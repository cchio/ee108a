==> flow/design.v <==
module midi_msg_handler (
    input clk,
    input reset,
    input new_msg,
    input [23:0] msg,
    input [6'd4-1:0] notes_playing,
    input ready_to_update,
    input update_mixer,
    output [7:0] multiplier,
    output [13:0] controller_values,
    output [4:0] write_addr,
    output [13:0] write_values,
    output write_en,
    output update_all,
    output [6'd4-1:0] update_note,
    output reg waiting
);
    wire [5:0] num_notes = notes_playing[0] + notes_playing[1]
      + notes_playing[2] + notes_playing[3];
    reg [3:0] next_state;
    wire [3:0] curr_state;
    wire [4:0] open_note;
    wire [7:0] temp_mult;
    reg [5:0] prev_num_notes1;
    wire [5:0] prev_num_notes;
    reg [7:0] multiplier1;
    wire note_tracker_en;
    wire [4:0] note_tracker_dout;
    reg [6'd4-1:0] track_updates1;
    wire [6'd4-1:0] track_updates;
    reg track_update_all1;
    wire track_update_all;
    reg [13:0] controller_values1;
    assign write_addr = ((msg[7:4] == 4'h8) || (msg[23:16] == 8'h00))
      ? note_tracker_dout : open_note;
    assign write_values = (msg[7:4] == 4'h9) ? {msg[22:16], msg[14:8]}
      : {7'b0, msg[14:8]};
    assign write_en = (curr_state == 4'd2) ||
      ((curr_state == 4'd3) && (num_notes != 6'd32));
    assign note_tracker_en = (curr_state == 4'd3) &&
      (num_notes != 6'd4);
    assign update_all = (curr_state == 4'd6)
      ? track_update_all : 1'b0;
    assign update_note = (curr_state == 4'd6)
      ? track_updates : 4'b0;  
    dffr #(.WIDTH(4)) fsm_state (
        .clk(clk),
        .r(reset),
        .d(next_state),
        .q(curr_state)
    );
    dffr #(.WIDTH(6'd4)) note_updates_ff (
        .clk(clk),
        .r(reset),
        .d(track_updates1),
        .q(track_updates)
    );
    dffr #(.WIDTH(14)) controller_values_ff (
        .clk(clk),
        .r(reset),
        .d(controller_values1),
        .q(controller_values)
    );
    dffr update_all_ff (
        .clk(clk),
        .r(reset),
        .d(track_update_all1),
        .q(track_update_all)
    );
    dffr #(.WIDTH(8)) multiplier_ff (
        .clk(clk),
        .r(reset),
        .d(multiplier1),
        .q(multiplier)
    );
    dffr #(.WIDTH(6)) prev_num_notes_ff (
        .clk(clk),
        .r(reset),
        .d(prev_num_notes1),
        .q(prev_num_notes)
    );
    mix_multiplier_rom mult_rom (
        .clk(clk),
        .addr((num_notes > 6'b0) ? (num_notes-6'b1) : 6'b0),
        .dout(temp_mult)
    );
    ram_1w2r #(.WIDTH(5),.DEPTH(7)) note_tracker (
        .clka(clk),
        .wea(note_tracker_en),
        .addra(msg[14:8]),
        .douta(note_tracker_dout),
        .dina(open_note),
        .clkb(),
        .addrb(),
        .doutb()
    );
    next_midi_note available_note (
        .clk(clk),
        .reset(reset),
        .notes_playing(notes_playing),
        .note(open_note)
    );
    always @(*) begin
        if (reset) begin
            next_state = 4'd0;
            controller_values1 = 14'b0;
            track_update_all1 = 1'b0;
            track_updates1 = 4'b0;  
        end
        else if (curr_state == 4'd0) begin
            controller_values1 = controller_values;
            track_update_all1 = 1'b0;
            track_updates1 = 4'b0;  
            if (new_msg) next_state = 4'd1;
            else next_state = curr_state;
        end
        else if (curr_state == 4'd1) begin
            controller_values1 = controller_values;
            track_updates1 = track_updates;
            track_update_all1 = track_update_all;
            casex (msg[7:0])
              8'h8x: next_state = 4'd2;
              8'h9x: begin
                if (msg[23:16] == 8'b0) next_state = 4'd2;
                else next_state = 4'd3;
              end
              8'hBx: next_state = 4'd4;
              default: next_state = 4'd0;
            endcase
        end
        else if (curr_state == 4'd2) begin
            controller_values1 = controller_values;
            track_updates1 = track_updates | (1 << note_tracker_dout);
            track_update_all1 = track_update_all;
            next_state = 4'd5;
        end
        else if (curr_state == 4'd3) begin
            controller_values1 = controller_values;
            track_update_all1 = track_update_all;
            if (num_notes == 6'd4) begin
                next_state = 4'd0;
                track_updates1 = track_updates;
            end
            else begin
                track_updates1 = track_updates | (1 << open_note);
                next_state = 4'd5;
            end
        end
        else if (curr_state == 4'd4) begin
            track_updates1 = track_updates;
            controller_values1 = {msg[22:16], msg[14:8]};
            track_update_all1 = 1'b1;
            next_state = 4'd5;
        end
        else if (curr_state == 4'd5) begin
            controller_values1 = controller_values;
            track_update_all1 = track_update_all;
            track_updates1 = track_updates;
            if (ready_to_update) next_state = 4'd6;
            else next_state = curr_state;
        end
        else begin
            controller_values1 = controller_values;
            track_update_all1 = track_update_all;
            next_state = 4'd0;
            track_updates1 = track_updates;
        end
    end
    always @(*) begin
        if (reset) begin
            multiplier1 = 8'b0;
            prev_num_notes1 = 6'b0;
        end
        else if (num_notes != prev_num_notes) begin
            if (update_mixer) begin
                multiplier1 = temp_mult;
                prev_num_notes1 = num_notes;
            end
            else begin
                multiplier1 = multiplier;
                prev_num_notes1 = prev_num_notes;
            end
        end
        else begin
            multiplier1 = temp_mult;
            prev_num_notes1 = num_notes;
        end
    end
endmodule
module mix_multiplier_rom (
    input clk,
    input [5:0] addr,
    output reg [7:0] dout
);
    wire [7:0] memory [31:0];
    always @(posedge clk)
        dout = memory[addr];
    assign memory[0] = 8'd0;
    assign memory[1] = 8'd128;
    assign memory[2] = 8'd171;
    assign memory[3] = 8'd192;
    assign memory[4] = 8'd205;
    assign memory[5] = 8'd214;
    assign memory[6] = 8'd220;
    assign memory[7] = 8'd224;
    assign memory[8] = 8'd228;
    assign memory[9] = 8'd231;
    assign memory[10] = 8'd233;
    assign memory[11] = 8'd235;
    assign memory[12] = 8'd237;
    assign memory[13] = 8'd238;
    assign memory[14] = 8'd239;
    assign memory[15] = 8'd240;
    assign memory[16] = 8'd241;
    assign memory[17] = 8'd242;
    assign memory[18] = 8'd243;
    assign memory[19] = 8'd244;
    assign memory[20] = 8'd244;
    assign memory[21] = 8'd245;
    assign memory[22] = 8'd245;
    assign memory[23] = 8'd246;
    assign memory[24] = 8'd246;
    assign memory[25] = 8'd247;
    assign memory[26] = 8'd247;
    assign memory[27] = 8'd247;
    assign memory[28] = 8'd248;
    assign memory[29] = 8'd248;
    assign memory[30] = 8'd248;
    assign memory[31] = 8'd248;
endmodule
module next_midi_note (
    input clk,
    input reset,
    input [6'd4-1:0] notes_playing,
    output [4:0] note
);
    reg [4:0] note1;
    reg [4:0] count1;
    wire [4:0] count;
    dffr #(.WIDTH(5)) counter (
        .clk(clk),
        .r(reset),
        .d(count1),
        .q(count)
    );
    dffr #(.WIDTH(5)) note_ff (
        .clk(clk),
        .r(reset),
        .d(note1),
        .q(note)
    );
    always @(*) begin
        if (reset) begin
            count1 = 5'b0;
            note1 = 5'b0;
        end
        else if (~notes_playing[count]) begin
            count1 = 5'b0;
            note1 = count;
        end
        else begin
            count1 = (count == (6'd4-1)) ? 5'b0 : count + 1;
            note1 = note;
        end
    end
endmodule
module dff #(parameter WIDTH = 1) (
    input clk,
    input [WIDTH-1:0] d,
    output reg [WIDTH-1:0] q
);
    always @(posedge clk) 
        q <= d;
endmodule
module dffr #(parameter WIDTH = 1) (
    input clk,
    input r,
    input [WIDTH-1:0] d,
    output reg [WIDTH-1:0] q
);
    always @ (posedge clk) 
        if (r) 
            q <= {WIDTH{1'b0}};
        else
            q <= d;
endmodule
module dffre #(parameter WIDTH = 1) (
    input clk,
    input r,
    input en,
    input [WIDTH-1:0] d,
    output reg [WIDTH-1:0] q
);
    always @(posedge clk)
        if (r)
            q <= {WIDTH{1'b0}};
        else if (en)
            q <= d;
        else
            q <= q;
endmodule
module ram_1w2r #(parameter WIDTH = 8, parameter DEPTH = 8) (
    input clka,
    input wea,
    input [DEPTH-1:0] addra,
    input [WIDTH-1:0] dina,
    output wire [WIDTH-1:0] douta,
    input clkb,
    input [DEPTH-1:0] addrb,
    output wire [WIDTH-1:0] doutb
);
    reg [WIDTH-1:0] RAM [(2**DEPTH)-1:0];
    reg [DEPTH-1:0] read_addra;
    reg [DEPTH-1:0] read_addrb;
    always @(posedge clka) begin
        if (wea == 1'b1)
            RAM[addra] <= dina;
        read_addra <= addra;
    end
    always @(posedge clkb)
        read_addrb <= addrb;
    assign douta = RAM[read_addra];
    assign doutb = RAM[read_addrb];
endmodule
-- Reports on midi_msg_handler
What the tools print for midi_msg_handler, step after step.
Line numbers count from 1 in the design file above.
Operators carry their Yosys type and port widths (W data, S select, Z words).
Library cell names are shortened.
The mark -- stands for no value.
- top module: midi_msg_handler
- clock input: clk
- standard-cell library: sky130hd
- corner: tt_025C_1v80

-- Elaborated design
Yosys after proc, flatten, opt, wreduce and memory -nomap, before mapping. Print and check cells are not counted. Equal cells are merged and count once.
Yosys's memory passes give these memory sizes; they may raise the number of words (mostly to a power of two), join words into wider ones and drop unused or constant bits.
- add/sub/neg operators: 5
- order comparisons at 1
- eq/ne operators: 49
- shift-type cells at 3
- mux-type cells: 27
- bitwise operators: 7
- reduce/logical cells at 19
- operators by type and width (operator ; number):
    $pmux W8 S24 ; 1
    $eq A5 B5 Y1 const B ; 16
    $mux W4 ; 12
    $eq A5 B4 Y1 const B ; 8
    $eq A5 B3 Y1 const B ; 4
    $eq A4 B3 Y1 const B ; 4
    $mux W8 ; 2
    $eq A5 B2 Y1 const B ; 3
    $mux W5 ; 3
    $mux W14 ; 1
    $eq A4 B4 Y1 const B ; 3
    $mux W6 ; 2
    $shl A1 B5 Y4 const A ; 2
    $pmux W3 S3 ; 1
    $reduce_or A2 Y1 ; 4
    $eq A4 B2 Y1 const B ; 2
    $or A4 B4 Y4 ; 2
    $logic_not A8 Y1 ; 1
    $ne A7 B7 Y1 const B ; 1
    $mux W7 ; 1
    $ne A2 B2 Y1 const B ; 3
    $reduce_or A3 Y1 ; 2
    $ne A4 B6 Y1 ; 1
    $ne A4 B6 Y1 const B ; 1
    $not A1 Y1 ; 5
    $sub A4 B1 Y5 const B ; 1
    $shiftx A4 B5 Y1 ; 1
    $add A5 B1 Y5 const B ; 1
Not listed: further kinds 19, cells in them 23.
- register bits after elaboration: 55
- RAM bits at 640
- clocked read ports x word width: 5
- noted memories: 1
- noted bits of input ports: 33
- memory list (name ; words ; bits a word ; rd ports ; wr ports ; line ; RTL):
    note_tracker.RAM ; 128 ; 5 ; 1 ; 1 ; 312 ; reg [WIDTH-1:0] RAM [(2**DEPTH)-1:0];

-- Longest topological paths
Yosys ltp: most cells in a row. Word level: on the elaborated netlist, between registers, memories and ports. Mapped: between sequential cells and ports; inverters and the memories' decode and read muxes count.
- noted depth in word-level cells: 9
- noted ABC_AREA: 0
- depth in mapped cells at 15
- mapped depth without buffers: 13

-- After synthesis
Yosys stat after the flow's synthesis: flattened, memories mapped to cells. It holds for the ABC_AREA given above (unset counts as 0); a run with the other value may have another netlist.
The area totals of this step are shown rounded.
- cell types (cell type ; number):
    edfxtp_1 ; 640
    mux4_2 ; 99
    mux2i_1 ; 167
    dfxtp_1 ; 62
    nor2_1 ; 194
    a22oi_1 ; 59
    nand3_1 ; 40
    nand2_1 ; 53
    buf_4 ; 21
    clkbuf_1 ; 35
    buf_6 ; 10
    nor2b_1 ; 18
    o22ai_1 ; 18
    buf_2 ; 21
    and2_1 ; 16
    a21oi_1 ; 19
    nand4_1 ; 14
    o21ai_0 ; 16
Other cell types: 44; their cells: 146.
- cells in the netlist: 1648
- noted cell area after synthesis: 28050 um2
- area of sequential cells: 20460 um2
- noted flip-flops: 702
- buffer cells at 95
By module: a second synthesis without flattening, with its own total; a netlist apart from the flattened one above.
- cells (unflattened synthesis) at 1719
- area (unflattened synthesis): 33370 um2
Each row is one instance without its submodules.
- by module (module ; instances ; cells ; area (um2)):
    ram_1w2r ; 1 ; 1361 ; 30240
    midi_msg_handler ; 1 ; 179 ; 1182
    mix_multiplier_rom ; 1 ; 50 ; 422.9
    dffr #(WIDTH=14) ; 1 ; 29 ; 407.9
    dffr #(WIDTH=5) ; 2 ; 10 ; 131.4
    next_midi_note ; 1 ; 34 ; 237.7
    dffr #(WIDTH=8) ; 1 ; 16 ; 210.2
    dffr #(WIDTH=6) ; 1 ; 12 ; 157.7
    dffr #(WIDTH=4) ; 1 ; 8 ; 105.1
    dffr #(WIDTH=4) ; 1 ; 8 ; 105.1
    dffr ; 1 ; 2 ; 33.8

-- Path before layout
Source: OpenSTA report_checks on the synthesized netlist (no wires, ideal clock, input and output delay 20% of the period each), path of least setup slack; recovery checks are left aside. Register names are those of the netlist, which keeps one name where synthesis merged equal registers.
- path kind: input-to-reg
- start: in notes_playing[0]
- end: mem note_tracker.RAM[62][0]
- clock period: 4.03 ns
- library setup time at 0.340 ns
- launch time at the first pin: 0.806 ns
- arrival at 3.219 ns
- required time at 3.690 ns
- path slack at 0.471 ns
- noted delay of the path: 2.753 ns
- stages: 14
- buffers on the path: 2
- period reached after synthesis: 3.559 ns
"delay of the path" is the arrival time less input delay plus setup time.
"stages" counts driving pins, that of a launching flip-flop among them; a cell with two outputs on the path counts twice.
"period reached after synthesis" = period - worst setup slack (recovery checks aside). The figure is calculated, with input and output delays left at 20% of the set period.
The rows between start and end are the longest chain of elaborated cells between them; the timing report does not say that the signal goes this way. Where chains are equally long, one stands for them.
A line is the first line of the expression or statement that the cell stems from. Yosys adds cells for indexed reads and writes and turns some case tables into memories.
The path ends at the enable pin of a flip-flop; only ways to that pin are counted.
- cells stage by stage: inv_1 fa_1 inv_1 ha_1 inv_1 ha_1 clkbuf_1 nor2_1 nand2_1 nand2_1 nor2_1 nand3_1 clkbuf_1 nor2_1
- noted length of the longest elaborated chain: 6
- elaborated cells on any way between the ends: 7
- RTL lines with such cells: 4
- ends and longest elaborated chain, post-synthesis (what ; line ; RTL):
    start, declared ; 6 ; input [6'd4-1:0] notes_playing,
    $add A1 B1 Y2 ; 18 ; wire [5:0] num_notes = notes_playing[0] + notes_playing[1]
    $add A2 B1 Y3 ; 18 ;
    $add A3 B1 Y4 ; 18 ;
    $ne A4 B3 Y1 ; 41 ; (num_notes != 6'd4);
    $logic_and A1 B1 Y1 ; 40 ; assign note_tracker_en = (curr_state == 4'd3) &&
    $mux W7 ; 316 ; if (wea == 1'b1)
    end, declared ; 312 ; reg [WIDTH-1:0] RAM [(2**DEPTH)-1:0];
Some nets on the timed path still bear RTL names; the line given drives or declares the net.
- named nets, post-synthesis (signal ; line):
    num_notes[1] ; 18

-- Timing after layout
From the final timing report of stored run 1: the path of least setup slack in the routed layout; clock arrival at registers is part of the times.
- path kind: reg-to-output
- start: reg (no name shown)
- end: out write_addr[4]
- clock period: 3.84 ns
- output delay at 0.77 ns
- launch time at the first pin: 0.61 ns
- arrival at 3.19 ns
- required time at 3.07 ns
- path slack at -0.12 ns
- stages: 12
- buffers on the path: 4
- cells stage by stage: dfxtp_4 buf_12 buf_12 buf_6 mux4_2 and3_4 a31oi_1 nand4_1 a2bb2oi_2 a21oi_2 a21o_1 buf_6
- ends and longest elaborated chain, post-layout (what ; line ; RTL):
    end, declared ; 11 ; output [4:0] write_addr,
No chain of elaborated cells between the ends is given.

Hand-over note for midi_msg_handler

Stored flow runs of midi_msg_handler (2 of them; Yosys, OpenROAD, sky130hd). They differ in their settings and are not a sequence. Constraints: input delay and output delay 20% of the set period each, output load 0.01 pF.
By "reached clock period" is meant the clock period of the run minus its worst setup slack. This is arithmetic on one report: input and output delays are still those of the set period (20% each).
"allowed time less slack (worst setup path)": the worst setup path's part of the clock period (all of it between registers, 20% less for each end at a port) less its slack. A launch clock that arrives late makes it longer, a capture clock that arrives late makes it shorter.
By "power" is meant OpenSTA's value without simulated activity: inputs other than the clock are taken to toggle once in ten clock periods, and the tool carries that through the logic.
Results are given in rounded form.

Stored run 1

==> flow/run.sh <==
#!/bin/bash
# the make line also repeats the synthesis and layout settings of config.mk as NAME=value (left out here)
make -C /OpenROAD-flow-scripts/flow DESIGN_CONFIG=/design/flow/config.mk WORK_HOME=/design/flow/orfs CLKGATE_MAP_FILE= finish
==> flow/config.mk <==
export PLATFORM = sky130hd
export DESIGN_NAME = midi_msg_handler
export DESIGN_NICKNAME = midi_msg_handler
export VERILOG_FILES = /design/flow/design.v
export SDC_FILE = /design/flow/constraint.sdc
export NUM_CORES = 4
export LEC_CHECK = 0
export CAP_MARGIN = 20
export CORE_MARGIN = 2
export CORE_UTILIZATION = 40
export SETUP_SLACK_MARGIN = -0.03
export SLEW_MARGIN = 20
==> flow/constraint.sdc <==
create_clock -name core_clock -period 3.84 [get_ports {clk}]
set_input_delay 0.7680 -clock core_clock [delete_from_list [all_inputs] [get_ports {clk}]]
set_output_delay 0.7680 -clock core_clock [all_outputs]
set_load 0.01 [all_outputs]

Measured in stored run 1:
- noted the power: 0.01673 W
- standard-cell area after layout: 34,640 um2
- area of the synthesized netlist at 28,050 um2
- die size: 72,270 um2
- allowed time less slack (worst setup path): 3.19 ns
- type of the worst setup path: reg-to-output
- post-route setup TNS: -0.292 ns
- noted the reached clock period: 3.959 ns
- setup slack of the worst path: -0.119 ns

Stored run 2

==> flow/run.sh <==
#!/bin/bash
# the make line also repeats the synthesis and layout settings of config.mk as NAME=value (left out here)
make -C /OpenROAD-flow-scripts/flow DESIGN_CONFIG=/design/flow/config.mk WORK_HOME=/design/flow/orfs CLKGATE_MAP_FILE= finish
==> flow/config.mk <==
export PLATFORM = sky130hd
export DESIGN_NAME = midi_msg_handler
export DESIGN_NICKNAME = midi_msg_handler
export VERILOG_FILES = /design/flow/design.v
export SDC_FILE = /design/flow/constraint.sdc
export NUM_CORES = 4
export LEC_CHECK = 0
export CAP_MARGIN = 20
export CELL_PAD_IN_SITES_DETAIL_PLACEMENT = 0
export CELL_PAD_IN_SITES_GLOBAL_PLACEMENT = 3
export CORE_MARGIN = 6
export CORE_UTILIZATION = 21
export MIN_ROUTING_LAYER = met1
export SETUP_SLACK_MARGIN = -0.07
export SLEW_MARGIN = 20
export TNS_END_PERCENT = 35
==> flow/constraint.sdc <==
create_clock -name core_clock -period 2.55 [get_ports {clk}]
set_input_delay 0.5100 -clock core_clock [delete_from_list [all_inputs] [get_ports {clk}]]
set_output_delay 0.5100 -clock core_clock [all_outputs]
set_load 0.01 [all_outputs]

Measured in stored run 2:
- noted the power: 0.02612 W
- standard-cell area after layout: 37,610 um2
- area of the synthesized netlist at 28,050 um2
- die size: 142,500 um2
- allowed time less slack (worst setup path): 3.25 ns
- type of the worst setup path: reg-to-output
- post-route setup TNS: -7.610 ns
- noted the reached clock period: 3.762 ns
- setup slack of the worst path: -1.212 ns

End of note.
